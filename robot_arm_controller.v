==> flow/design.v <==
module PWM_Generator_Verilog(clk,reset,rise,fall,clk_out);
input wire clk;
input wire reset;
output wire clk_out;
input wire [31:0] rise; 
input wire [31:0] fall;
reg [31:0] count, count_on, count_off;
reg  pos_or_neg;
always @(posedge clk, posedge reset) begin
    if(reset) begin
		count<= 0;
		count <= 0;
        pos_or_neg <=1;
		end 
	else  if ( (pos_or_neg ==1) )
	begin
	if ((count == count_on-1) )
		begin 
		count <=0;
		pos_or_neg <=0;  	  
		end
	else 
	count <= count+1;
	end
	else  if ( (pos_or_neg ==0) )
	begin
	if ((count == count_off-1) )
		begin 
		count <=0;
		pos_or_neg <=1;  	  
		end
	else 
	count <= count+1;
	end
end	
always @(rise, fall)
begin
count_on <= rise;
count_off <= fall;	
end	
assign clk_out = pos_or_neg;
endmodule
module robot_arm_controller (
  input        CLOCK_50,
  input        RESET_N,
  input [3:0] 	KEY,
  output	[35:0] GPIO_0
);
wire clk;
wire reset;
wire key0_triggered;
wire key1_triggered;
wire key2_triggered;
wire key3_triggered;
reg reset_reg = 0;
reg key0_reg = 0;
reg key1_reg = 0;
reg key2_reg = 0;
reg key3_reg = 0;
assign reset_triggered = ~RESET_N && ~reset_reg;
assign key0_triggered = ~KEY[0] && ~key0_reg;
assign key1_triggered = ~KEY[1] && ~key1_reg;
assign key2_triggered = ~KEY[2] && ~key2_reg;
assign key3_triggered = ~KEY[3] && ~key3_reg;
wire out02;
wire out19;
wire out18;
wire out17;
wire out16;
wire out15;
wire out14;
wire out13;
wire out12;
wire out11;
wire out10;
wire outTEST;
wire outKEY;
wire outGrip;
assign clk = CLOCK_50;
assign reset = !RESET_N;
reg [31:0] rise20 = 100000;
reg [31:0] fall20 = 900000;
reg [31:0] rise19 = 95000;
reg [31:0] fall19 = 905000;
reg [31:0] rise18 = 90000;
reg [31:0] fall18 = 910000;
reg [31:0] rise17 = 85000;
reg [31:0] fall17 = 915000;
reg [31:0] rise16 = 80000;
reg [31:0] fall16 = 920000;
reg [31:0] rise15 = 75000;
reg [31:0] fall15 = 925000;
reg [31:0] rise14 = 70000;
reg [31:0] fall14 = 930000;
reg [31:0] rise13 = 65000;
reg [31:0] fall13 = 935000;
reg [31:0] rise12 = 60000;
reg [31:0] fall12 = 940000;
reg [31:0] rise11 = 55000;
reg [31:0] fall11 = 945000;
reg [31:0] rise10 = 50000;
reg [31:0] fall10 = 950000;
reg [31:0] riseTest = 125000;
reg [31:0] fallTest = 875000;
assign GPIO_0[0] = out20;
assign GPIO_0[1] = out19;
assign GPIO_0[2] = out18;
assign GPIO_0[3] = out17;
assign GPIO_0[4] = out16;
assign GPIO_0[5] = out15;
assign GPIO_0[6] = out14;
assign GPIO_0[7] = out13;
assign GPIO_0[8] = out12;
assign GPIO_0[9] = out11;
assign GPIO_0[10] = out10;
assign GPIO_0[11] = outTest;
assign GPIO_0[13] = outKEY;
assign GPIO_0[15] = outGrip;
PWM_Generator_Verilog generator20(clk, reset, rise20, fall20, out20);
PWM_Generator_Verilog generator19(clk, reset, rise19, fall19, out19);
PWM_Generator_Verilog generator18(clk, reset, rise18, fall18, out18);
PWM_Generator_Verilog generator17(clk, reset, rise17, fall17, out17);
PWM_Generator_Verilog generator16(clk, reset, rise16, fall16, out16);
PWM_Generator_Verilog generator15(clk, reset, rise15, fall15, out15);
PWM_Generator_Verilog generator14(clk, reset, rise14, fall14, out14);
PWM_Generator_Verilog generator13(clk, reset, rise13, fall13, out13);
PWM_Generator_Verilog generator12(clk, reset, rise12, fall12, out12);
PWM_Generator_Verilog generator11(clk, reset, rise11, fall11, out11);
PWM_Generator_Verilog generator10(clk, reset, rise10, fall10, out10);
PWM_Generator_Verilog generatorTest(clk, reset, riseTest, fallTest, outTest);
PWM_Generator_Verilog generatorKey(clk, reset, riseKey, fallKey, outKEY);
PWM_Generator_Verilog generatorGrip(clk, reset, riseGrip, fallGrip, outGrip);
reg [31:0] riseKey;
reg [31:0] fallKey;
reg [31:0] riseGrip;
reg [31:0] fallGrip;
initial begin
		riseKey = 75000;
		fallKey = 925000;
		riseGrip = 75000;
		fallGrip = 925000;
end
always@(posedge clk) begin
		reset_reg <= ~RESET_N;
		key0_reg <= ~KEY[0];
		key1_reg <= ~KEY[1];
		key2_reg <= ~KEY[2];
		key3_reg <= ~KEY[3];
end
always@(posedge clk)begin
		if (reset_triggered) begin
			riseKey <= 75000;
			fallKey <= 925000;
			riseGrip = 75000;
			fallGrip = 925000;
		end
		else if (key0_triggered && riseKey < 125000) begin
			riseKey <= riseKey + 25000;
			fallKey <= fallKey - 25000;
		end
		else if (key1_triggered && riseKey > 25000) begin
			riseKey <= riseKey - 25000;
			fallKey <= fallKey + 25000;
		end
		else if (key2_triggered && riseGrip < 125000) begin
			riseGrip <= riseGrip + 25000;
			fallGrip <= fallGrip - 25000;
		end
		else if (key3_triggered && riseGrip > 25000) begin
			riseGrip <= riseGrip - 25000;
			fallGrip <= fallGrip + 25000;
		end
end
endmodule
Step by step through the tools: robot_arm_controller. What the tools print for robot_arm_controller, step after step. Line numbers count from 1 in the design file above. Not given: --

Top module: robot_arm_controller. Clock port: CLOCK_50. Cell library: sky130hd. Corner: tt_025C_1v80.

Elaborated design. Yosys after proc, flatten, opt, wreduce and memory -nomap, before mapping. Memory bits, and registers merged into a memory's read port (data or address), are not among the register bits. Print and check cells are not counted. Equal cells are merged and count once.

Input port bits: 6. The entry for elaborated cells reads 211. Register bits: 595.

For equality and inequality tests the number is 28. Under add/subtract/negate cells stands 26. The figure for muxes and demuxes is 92. Under bitwise logic cells stands 12. For reduce/logical cells the number is 12. For $lt $le $gt $ge the number is 4.

Operators by type and width (number): 2-to-1 mux 32 bit (50); adder 32 x 1 -> 32 bit (second input constant) (14); == test 32 x 20 -> 1 bit (second input constant) (12); == test 32 x 17 -> 1 bit (second input constant) (8); subtractor 32 x 1 -> 32 bit (second input constant) (4); adder 32 x 15 -> 32 bit (second input constant) (4); subtractor 32 x 15 -> 32 bit (second input constant) (4); == test 32 x 16 -> 1 bit (second input constant) (4); == test 32 bit (4); greater-than comparator 32 x 15 -> 1 bit (second input constant) (2); < comparator 32 x 17 -> 1 bit (second input constant) (2); 2-to-1 mux 1 bit (42); inverter 1 bit (12); logical AND 1 bit (9); nonzero test 2 bit (2); AND reduction 3 bit (1).

Depth. Depth = most cells in a row (Yosys ltp): at word level without a register or memory, in the mapped netlist without a sequential cell, where the memories' decode and read muxes count.

Under word-level depth stands 5. The figure for ABC_AREA is 0. The figure for gate-level depth with buffers is 18. The entry for depth with buffers taken out reads 15.

Synthesis result. The flow's flattened synthesis, as Yosys stat reports it; memories are mapped. The netlist is that of the ABC_AREA named above (0 if unset); the other value can give another one. The area totals of this step are shown rounded.

For sequential area the number is 14000 sq um. For chip area (Yosys) the number is 33600 sq um. For mapped flip-flops the number is 583. Standard cells after synthesis: 3762.

Cells by type (number): sky130_fd_sc_hd__dfrtp_1 (448); sky130_fd_sc_hd__xnor2_1 (359); sky130_fd_sc_hd__xor2_1 (296); sky130_fd_sc_hd__dfxtp_1 (121); sky130_fd_sc_hd__nor2_1 (501); sky130_fd_sc_hd__nand2_1 (343); sky130_fd_sc_hd__nand3_1 (219); sky130_fd_sc_hd__ha_1 (76); sky130_fd_sc_hd__nand4_1 (101); sky130_fd_sc_hd__and3_1 (98); sky130_fd_sc_hd__nor4_1 (90); sky130_fd_sc_hd__a21oi_1 (105); sky130_fd_sc_hd__nor3_1 (104); sky130_fd_sc_hd__o21ai_0 (99); sky130_fd_sc_hd__clkbuf_1 (110); sky130_fd_sc_hd__dfstp_2 (14); sky130_fd_sc_hd__inv_1 (89); sky130_fd_sc_hd__and4_1 (34).

Other cell types: 69; their cells: 555. By module: a second synthesis without flattening, with its own total; a netlist apart from the flattened one above.

Cell total of the unflattened synthesis: 8014. Under area (unflattened synthesis) stands 62000 sq um.

Rows give one instance, submodules left out.

Modules: PWM_Generator_Verilog (area 3840 sq um, seq. area 827 sq um, cells 497, times used 14); robot_arm_controller (area 8290 sq um, seq. area 2420 sq um, cells 1056, times used 1).

Path before layout. Source: OpenSTA report_checks on the synthesized netlist (no wires, ideal clock, input and output delay 20% of the period each), path of least setup slack; recovery checks are left aside. Register names are those of the netlist, which keeps one name where synthesis merged equal registers.

Path kind: input to register. Start: input KEY[2]. End: register fallGrip[30]. The figure for library setup time is 0.078 ns. The figure for path slack is 1.370 ns. The figure for delay of the path is 4.390 ns. The figure for driving pins on the path is 15. The figure for input delay is 1.440 ns. Under clock period stands 7.2 ns. The entry for data arrival time reads 5.752 ns. For period reached after synthesis the number is 5.83 ns.

"delay of the path" = arrival - input delay + setup time. "driving pins on the path" counts driving pins, that of a launching flip-flop among them; a cell with two outputs on the path counts twice. "period reached after synthesis" = period - worst setup slack (recovery checks aside). The figure is calculated, with input and output delays left at 20% of the set period. Between the ends stands the longest chain of elaborated cells between them, by number of cells; it is not shown to be the way that was timed. Of several equally long chains one is given. Each line given opens the expression or statement behind the cell; cells for indexed reads and writes are added by Yosys, which also makes memories of some case tables. A register here has more assigning lines than the two given.

Path through: sky130_fd_sc_hd__or4b_2 > sky130_fd_sc_hd__or3_1 > sky130_fd_sc_hd__clkbuf_1 > sky130_fd_sc_hd__inv_1 > sky130_fd_sc_hd__buf_1 > sky130_fd_sc_hd__ha_1 > sky130_fd_sc_hd__a211oi_1 > sky130_fd_sc_hd__nor4b_1 > sky130_fd_sc_hd__a41o_1 > sky130_fd_sc_hd__o31ai_1 > sky130_fd_sc_hd__a31oi_1 > sky130_fd_sc_hd__nor3_1 > sky130_fd_sc_hd__o31a_1 > sky130_fd_sc_hd__and3_1 > sky130_fd_sc_hd__nor3_1. The figure for cells in the longest elaborated chain is 5. The entry for elaborated cells between the ends (all ways) reads 6. Those cells by class: mux (1); logic (1); reduce/logical (4).

RTL lines, path post-synthesis: start: declaration (line 46) `input [3:0] KEY,`; inverter 1 bit (line 63) `assign key2_triggered = ~KEY[2] && ~key2_reg;`; logical AND 1 bit (line 63); logical AND 1 bit (line 165) `else if (key2_triggered && riseGrip < 125000) begin`; nonzero test 2 bit; AND reduction 3 bit; end: assignment (line 167) `fallGrip <= fallGrip - 25000;`; end: assignment (line 171) `fallGrip <= fallGrip + 25000;`; end: declaration (line 136) `reg [31:0] fallGrip;`.

Worst path after layout. From the final timing report of record 1: the path of least setup slack in the routed layout; clock arrival at registers is part of the times.

Path kind: register to register. Start: register riseKey[20]. End: register fallKey[31]. The figure for driving pins on the path is 16. The figure for path slack is 1.04 ns. The figure for library setup time is 0.08 ns. Under clock period stands 6.96 ns. The entry for data arrival time reads 6.50 ns.

Between the ends stands the longest chain of elaborated cells between them, by number of cells; it is not shown to be the way that was timed. Of several equally long chains one is given. A register here has more assigning lines than the two given.

Path through: sky130_fd_sc_hd__dfxtp_1 > sky130_fd_sc_hd__or4_1 > sky130_fd_sc_hd__nor4bb_1 > sky130_fd_sc_hd__nand3_1 > sky130_fd_sc_hd__or2_2 > sky130_fd_sc_hd__inv_1 > sky130_fd_sc_hd__ha_1 > sky130_fd_sc_hd__o21ai_0 > sky130_fd_sc_hd__a211oi_1 > sky130_fd_sc_hd__a21oi_1 > sky130_fd_sc_hd__o31ai_1 > sky130_fd_sc_hd__o31ai_1 > sky130_fd_sc_hd__o21ai_0 > sky130_fd_sc_hd__o221ai_1 > sky130_fd_sc_hd__or4_1 > sky130_fd_sc_hd__o211ai_1. The figure for cells in the longest elaborated chain is 4. The entry for elaborated cells between the ends (all ways) reads 7. The figure for source lines of those cells is 2. Those cells by class: compare (2); mux (2); reduce/logical (3).

RTL lines, path post-layout: start: declaration (line 133) `reg [31:0] riseKey;`; start: assignment (line 158) `riseKey <= riseKey + 25000;`; start: assignment (line 162) `riseKey <= riseKey - 25000;`; greater-than comparator 32 x 15 -> 1 bit (line 161) `else if (key1_triggered && riseKey > 25000) begin`; logical AND 1 bit (line 161); 2-to-1 mux 32 bit (line 161); 2-to-1 mux 32 bit (line 157) `else if (key0_triggered && riseKey < 125000) begin`; end: assignment (line 159) `fallKey <= fallKey - 25000;`; end: assignment (line 163) `fallKey <= fallKey + 25000;`; end: declaration (line 134) `reg [31:0] fallKey;`.

Add stored flow runs of robot_arm_controller

Record of 2 stored runs of the RTL-to-layout flow on robot_arm_controller, platform sky130hd. The runs are unordered. Constraints: input delay and output delay 20% of the set period each, output load 0.01 pF. "worst setup path time" is the time allowed to the run's worst setup path (the clock period less input and output delay, where it has them) less its slack. Clock arrival times count: a late capture clock shortens it, a late launch clock lengthens it. By "power consumption" is meant OpenSTA's value without simulated activity: inputs other than the clock are taken to toggle once in ten clock periods, and the tool carries that through the logic. The results are shown rounded.

Record 1 has these settings: period_ns 6.96; CORE_UTILIZATION 21; CORE_MARGIN 2; CELL_PAD_IN_SITES_DETAIL_PLACEMENT 2; TNS_END_PERCENT 20; GPL_ROUTABILITY_DRIVEN 1; CTS_CLUSTER_DIAMETER 318; SLEW_MARGIN 0; CAP_MARGIN 20. The measured area of the die is 163000 sq um. For the total negative slack on setup checks the run shows 0.000 ns. For the worst setup slack after layout the run shows 1.04 ns. The utilization after routing is 24.4%. For the cell area after synthesis the run shows 33600 sq um. The power consumption stands at 14.2 mW. The worst setup path time reads 5.92 ns. Worst setup path type: register to register.

Record 2 has these settings: period_ns 5.8; CORE_UTILIZATION 64; CAP_MARGIN 20; CORE_MARGIN 2; SLEW_MARGIN 20. The measured area of the die is 54400 sq um. For the total negative slack on setup checks the run shows 0.000 ns. For the worst setup slack after layout the run shows 0.544 ns. The utilization after routing is 70.6%. For the cell area after synthesis the run shows 33600 sq um. The power consumption stands at 15.4 mW. The worst setup path time reads 5.26 ns. Worst setup path type: register to register.
